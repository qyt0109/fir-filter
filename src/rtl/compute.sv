==> flow/design.v <==
module compute #(
    parameter FILTER_IN_BITS = 16,
    parameter FILTER_OUT_BITS = 16,
    parameter NUMBER_OF_TAPS = 64,
    parameter COEFF_BITS = 16,
    parameter COEFF_FRAC_BITS = 16
) (
    input clk,
    input rst,
    input clk_enable,
    input signed [FILTER_IN_BITS-1:0] delay_filter_in,   
    input signed [COEFF_BITS-1:0] coeff,   
    input phase_min,   
    output reg signed [FILTER_OUT_BITS-1:0] filter_out   
);
  localparam PRODUCT_BITS = FILTER_IN_BITS + FILTER_OUT_BITS;
  wire signed [PRODUCT_BITS-1:0] product = delay_filter_in * coeff;
  wire signed [PRODUCT_BITS-1+2:0] sign_extended_product = $signed(
      {
        {2{product[PRODUCT_BITS-1]}},   
        product
      }
  );
  reg signed [PRODUCT_BITS-1+2:0] acc_out;
  wire signed [PRODUCT_BITS-1+2:0] next_value_to_add = acc_out;
  wire signed [PRODUCT_BITS-1+3:0] add_temp = sign_extended_product + next_value_to_add;
  wire signed [PRODUCT_BITS-1+2:0] acc_sum = add_temp[PRODUCT_BITS-1+2:0];   
  wire signed [PRODUCT_BITS-1+2:0] acc_in = phase_min ? sign_extended_product : acc_sum;
  reg signed [PRODUCT_BITS-1+2:0] acc_final;
  always @(posedge clk, posedge rst) begin : update_acc_out
    if (rst) acc_out <= 0;
    else if (clk_enable) acc_out <= acc_in;
  end
  always @(posedge clk, posedge rst) begin
    if (rst) acc_final <= 0;
    else if (phase_min) acc_final <= acc_out;
  end
  localparam ACC_FINAL_BITS = PRODUCT_BITS + 2;   
  localparam ACC_FINAL_SIGN_BIT = ACC_FINAL_BITS - 1;   
  localparam ACC_FINAL_CHECK_BIT_HIGH = ACC_FINAL_SIGN_BIT - 1;  
  localparam ACC_FINAL_CHECK_BIT_LOW = COEFF_FRAC_BITS + FILTER_OUT_BITS;  
  localparam ACC_FINAL_CHECK_BITS = ACC_FINAL_CHECK_BIT_HIGH - ACC_FINAL_CHECK_BIT_LOW + 1;  
  localparam ACC_FINAL_CONVERTED_HIGH_BIT = COEFF_FRAC_BITS + FILTER_OUT_BITS - 1;
  localparam ACC_FINAL_CONVERTED_LOW_BIT = COEFF_FRAC_BITS;
  wire acc_final_sign_bit = acc_final[ACC_FINAL_SIGN_BIT];
  wire is_positive_overflow = (   
  (acc_final_sign_bit == 0) &&   
  (acc_final[ACC_FINAL_CHECK_BIT_HIGH:ACC_FINAL_CHECK_BIT_LOW] != {ACC_FINAL_CHECK_BITS{1'b0}})   
  );
  wire is_negative_overflow = (   
  (acc_final_sign_bit == 1) &&   
  (acc_final[ACC_FINAL_CHECK_BIT_HIGH:ACC_FINAL_CHECK_BIT_LOW] != {ACC_FINAL_CHECK_BITS{1'b1}})   
  );
  wire [FILTER_OUT_BITS-1:0] positive_overflow_filter_out = {1'b0, {(FILTER_OUT_BITS - 1) {1'b1}}};
  wire [FILTER_OUT_BITS-1:0] negative_overflow_filter_out = {1'b1, {(FILTER_OUT_BITS - 1) {1'b0}}};
  wire [FILTER_OUT_BITS-1:0] rounded_filter_out = acc_final[ACC_FINAL_CONVERTED_HIGH_BIT:ACC_FINAL_CONVERTED_LOW_BIT];
  always_comb begin : rounding_and_overflow_handling
    if (is_positive_overflow) filter_out = positive_overflow_filter_out;
    else if (is_negative_overflow) filter_out = negative_overflow_filter_out;
    else filter_out = rounded_filter_out;
  end
endmodule
== Reports on compute ==
The steps from the RTL of compute to its reports follow in flow order.
Lines are those of the file above, counted from 1.
Cell names lack the library's common part.
Not given: n/a
Set-up
  top module: compute
  clock: clk
  standard-cell library: sky130hd
  timing corner: tt_025C_1v80

== After elaboration ==
Source: Yosys, flattened and elaborated, memories not mapped. Widths are those after wreduce; folded enables and synchronous resets count as part of the registers. Registers that Yosys merges into a memory's read port (data or address) are not register bits. Print and check cells do not count. Equal cells are merged and count once.
Word-level totals
  flip-flop bits (word level): 68
  output and inout port bits: 16
Operators by class
  add/subtract/negate cells: 1
  multiply operators: 1
  muxes and demuxes: 3
  bitwise operators: 2
  reduce/logical cells: 2
Operators with widths (number)
  multiplier 16 x 16 -> 32 bit: 1
  adder 32 x 34 -> 34 bit: 1
  2-to-1 mux 34 bit: 1
  2-to-1 mux 16 bit: 2
  logical AND 1 bit: 2
  inverter 1 bit: 2

== Longest topological paths ==
Depth = most cells in a row (Yosys ltp): at word level without a register or memory, in the mapped netlist without a sequential cell, where the memories' decode and read muxes count.
Depth
  depth in word-level cells: 4
  ABC_AREA: 0
  mapped depth: 34
  mapped depth without buffers: 33

== Mapped cells and area ==
Source: synth_stat.txt of the flow (Yosys; design flattened, memories mapped). It holds for the ABC_AREA given above (unset counts as 0); a run with the other value may have another netlist.
The area totals of this step are shown rounded.
Synthesis totals
  cells in the netlist: 1542
  mapped area: 14000 um^2
  mapped flip-flops: 52
Cell types
  fa_1: number 263, total area 5265.05 um^2
  ha_1: number 116, total area 1.45E+03 um^2
  dfrtp_1: number 52, total area 1.3E+03 um^2
  inv_1: number 304, total area 1.14E+03 um^2
  and2_1: number 118, total area 738.208 um^2
  nand2_1: number 154, total area 578.054 um^2
  nor2_1: number 113, total area 424.157 um^2
  a21oi_1: number 74, total area 370.355 um^2
  xnor2_1: number 37, total area 324.061 um^2
  mux2_2: number 19, total area 213.955 um^2
  a21o_1: number 25, total area 187.68 um^2
  xor2_1: number 19, total area 166.41 um^2
  clkbuf_1: number 43, total area 161.405 um^2
  o21ai_0: number 24, total area 120.115 um^2
  nand2b_1: number 16, total area 100.096 um^2
  o21a_1: number 13, total area 97.594 um^2
  a221o_1: number 7, total area 70.067 um^2
  mux2i_1: number 7, total area 70.067 um^2
Not listed: further types 47, cells in them 138.

== Timing after synthesis ==
OpenSTA on the mapped netlist: ideal clock, no wires. The path of least setup slack (recovery checks aside). Input and output delay are each 20% of the period. Register names are those of the netlist, which keeps one name where synthesis merged equal registers.
Timing after synthesis
  path kind: input -> register
  start point: input delay_filter_in[7]
  end point: register acc_out[33]
  period: 11.1 ns
  launch time at the first pin: 2.220 ns
  arrival: 9.355 ns
  path slack: 1.606 ns
  path delay: 7.274 ns
  stages: 31
  period reached after synthesis: 9.494 ns
"path delay" is the arrival time less input delay plus setup time.
"stages": output pins that drive a net of the path, with the launching flip-flop's if there is one; two outputs of one cell count as two.
"period reached after synthesis" = period - worst setup slack (recovery checks aside). The figure is calculated, with input and output delays left at 20% of the set period.
Between the ends stands the longest chain of elaborated cells between them, by number of cells; it is not shown to be the way that was timed. Of several equally long chains one is given.
Each line given opens the expression or statement behind the cell; cells for indexed reads and writes are added by Yosys, which also makes memories of some case tables.
On the way, after synthesis
  cells stage by stage: clkbuf_1 -> nand2_1 -> fa_1 -> inv_1 -> fa_1 -> inv_1 -> fa_1 -> inv_1 -> fa_1 -> fa_1 -> inv_1 -> fa_1 -> inv_1 -> ha_1 -> a21oi_1 -> o21ai_1 -> or3_1 -> o21a_1 -> a311oi_1 -> xnor2_1 -> ha_1 -> clkbuf_1 -> o21a_1 -> a221oi_2 -> o2111ai_1 -> o2bb2ai_1 -> o21ai_1 -> o41a_1 -> mux2i_1 -> o21ai_1 -> o211ai_1
  length of the longest elaborated chain: 3
  elaborated cells on any way between the ends: 3
  those cells by class: 1 x add/sub; 1 x mul; 1 x mux
RTL lines, path after synthesis
  from (decl): RTL line 11  | input signed [FILTER_IN_BITS-1:0] delay_filter_in,
  multiplier 16 x 16 -> 32 bit: RTL line 17
  adder 32 x 34 -> 34 bit: RTL line 26
  2-to-1 mux 34 bit: RTL line 28
  to (assign): RTL line 31  | if (rst) acc_out <= 0;
  to (assign): RTL line 32  | else if (clk_enable) acc_out <= acc_in;
  to (decl): RTL line 24

== Path in the finished layout ==
Path of least setup slack in the final report of run A (OpenROAD, finished layout, wires in). Where an end is a register, its clock arrival counts in the times.
Timing after layout
  path kind: input -> register
  start point: input delay_filter_in[4]
  end point: register acc_out[27]
  period: 6.25 ns
  launch time at the first pin: 1.25 ns
  arrival: 8.65 ns
  path slack: -2.15 ns
  stages: 33
Between the ends stands the longest chain of elaborated cells between them, by number of cells; it is not shown to be the way that was timed. Of several equally long chains one is given.
On the way, after layout
  cells stage by stage: buf_8 -> buf_6 -> and2_4 -> fa_1 -> inv_2 -> fa_2 -> fa_2 -> fa_1 -> inv_2 -> fa_2 -> fa_1 -> ha_4 -> a21o_1 -> a21o_1 -> a221o_1 -> a32oi_2 -> buf_4 -> o21ai_2 -> a21o_1 -> a21oi_2 -> xnor2_2 -> ha_4 -> nand4_1 -> nor2_2 -> a32oi_2 -> o2111ai_2 -> buf_4 -> o21ai_4 -> nor2_2 -> o21a_1 -> o21a_1 -> o311ai_2 -> o21a_1
  length of the longest elaborated chain: 3
  elaborated cells on any way between the ends: 3
  those cells by class: 1 x add/sub; 1 x mul; 1 x mux
RTL lines, path after layout
  from (decl): RTL line 11  | input signed [FILTER_IN_BITS-1:0] delay_filter_in,
  multiplier 16 x 16 -> 32 bit: RTL line 17
  adder 32 x 34 -> 34 bit: RTL line 26
  2-to-1 mux 34 bit: RTL line 28
  to (assign): RTL line 31  | if (rst) acc_out <= 0;
  to (assign): RTL line 32  | else if (clk_enable) acc_out <= acc_in;
  to (decl): RTL line 24

Hand-over note for compute

Below are 2 stored runs of the flow (Yosys, OpenROAD; platform sky130hd) on compute, each with its settings and what was measured, unordered. Constraints: input delay and output delay 20% of the set period each, output load 0.01 pF.
"clock period reached": clock period set for the run, less the worst setup slack. It is reckoned from that one timing run; input and output delays stay at 20% of the period that was set.
"critical setup path time" means the part of the period allowed to the worst setup path (the constraints hold back 20% at inputs and 20% at outputs) less its slack; where the path has registers, the arrival times of their clocks count too.
Measured values are rounded.

==> run A: settings <==
{ "period_ns": 6.25, "CAP_MARGIN": 20, "CORE_MARGIN": 2, "CORE_UTILIZATION": 40, "SLEW_MARGIN": 20 }
==> run A: results <==
sum of negative setup slack: -36 ns
die outline area: 36000 um^2
netlist area reported by Yosys: 14000 um^2
setup slack of the critical path: -2.1 ns
critical setup path time: 7.15 ns
worst path kind: input -> register
clock period reached: 8.395 ns
worst hold slack after layout: 0.49 ns
utilization of the finished layout: 55 %

==> run B: settings <==
{ "period_ns": 5.42, "CORE_UTILIZATION": 41, "PLACE_DENSITY": 0.91, "CORE_MARGIN": 4, "CELL_PAD_IN_SITES_GLOBAL_PLACEMENT": 0, "CELL_PAD_IN_SITES_DETAIL_PLACEMENT": 2, "ABC_AREA": 0, "CTS_CLUSTER_DIAMETER": 392, "CAP_MARGIN": 0, "SLEW_MARGIN": 15, "MIN_ROUTING_LAYER": "met1", "MAX_ROUTING_LAYER": "met4" }
==> run B: results <==
incomplete, clock tree synthesis halted on DPL-0033

End of note.
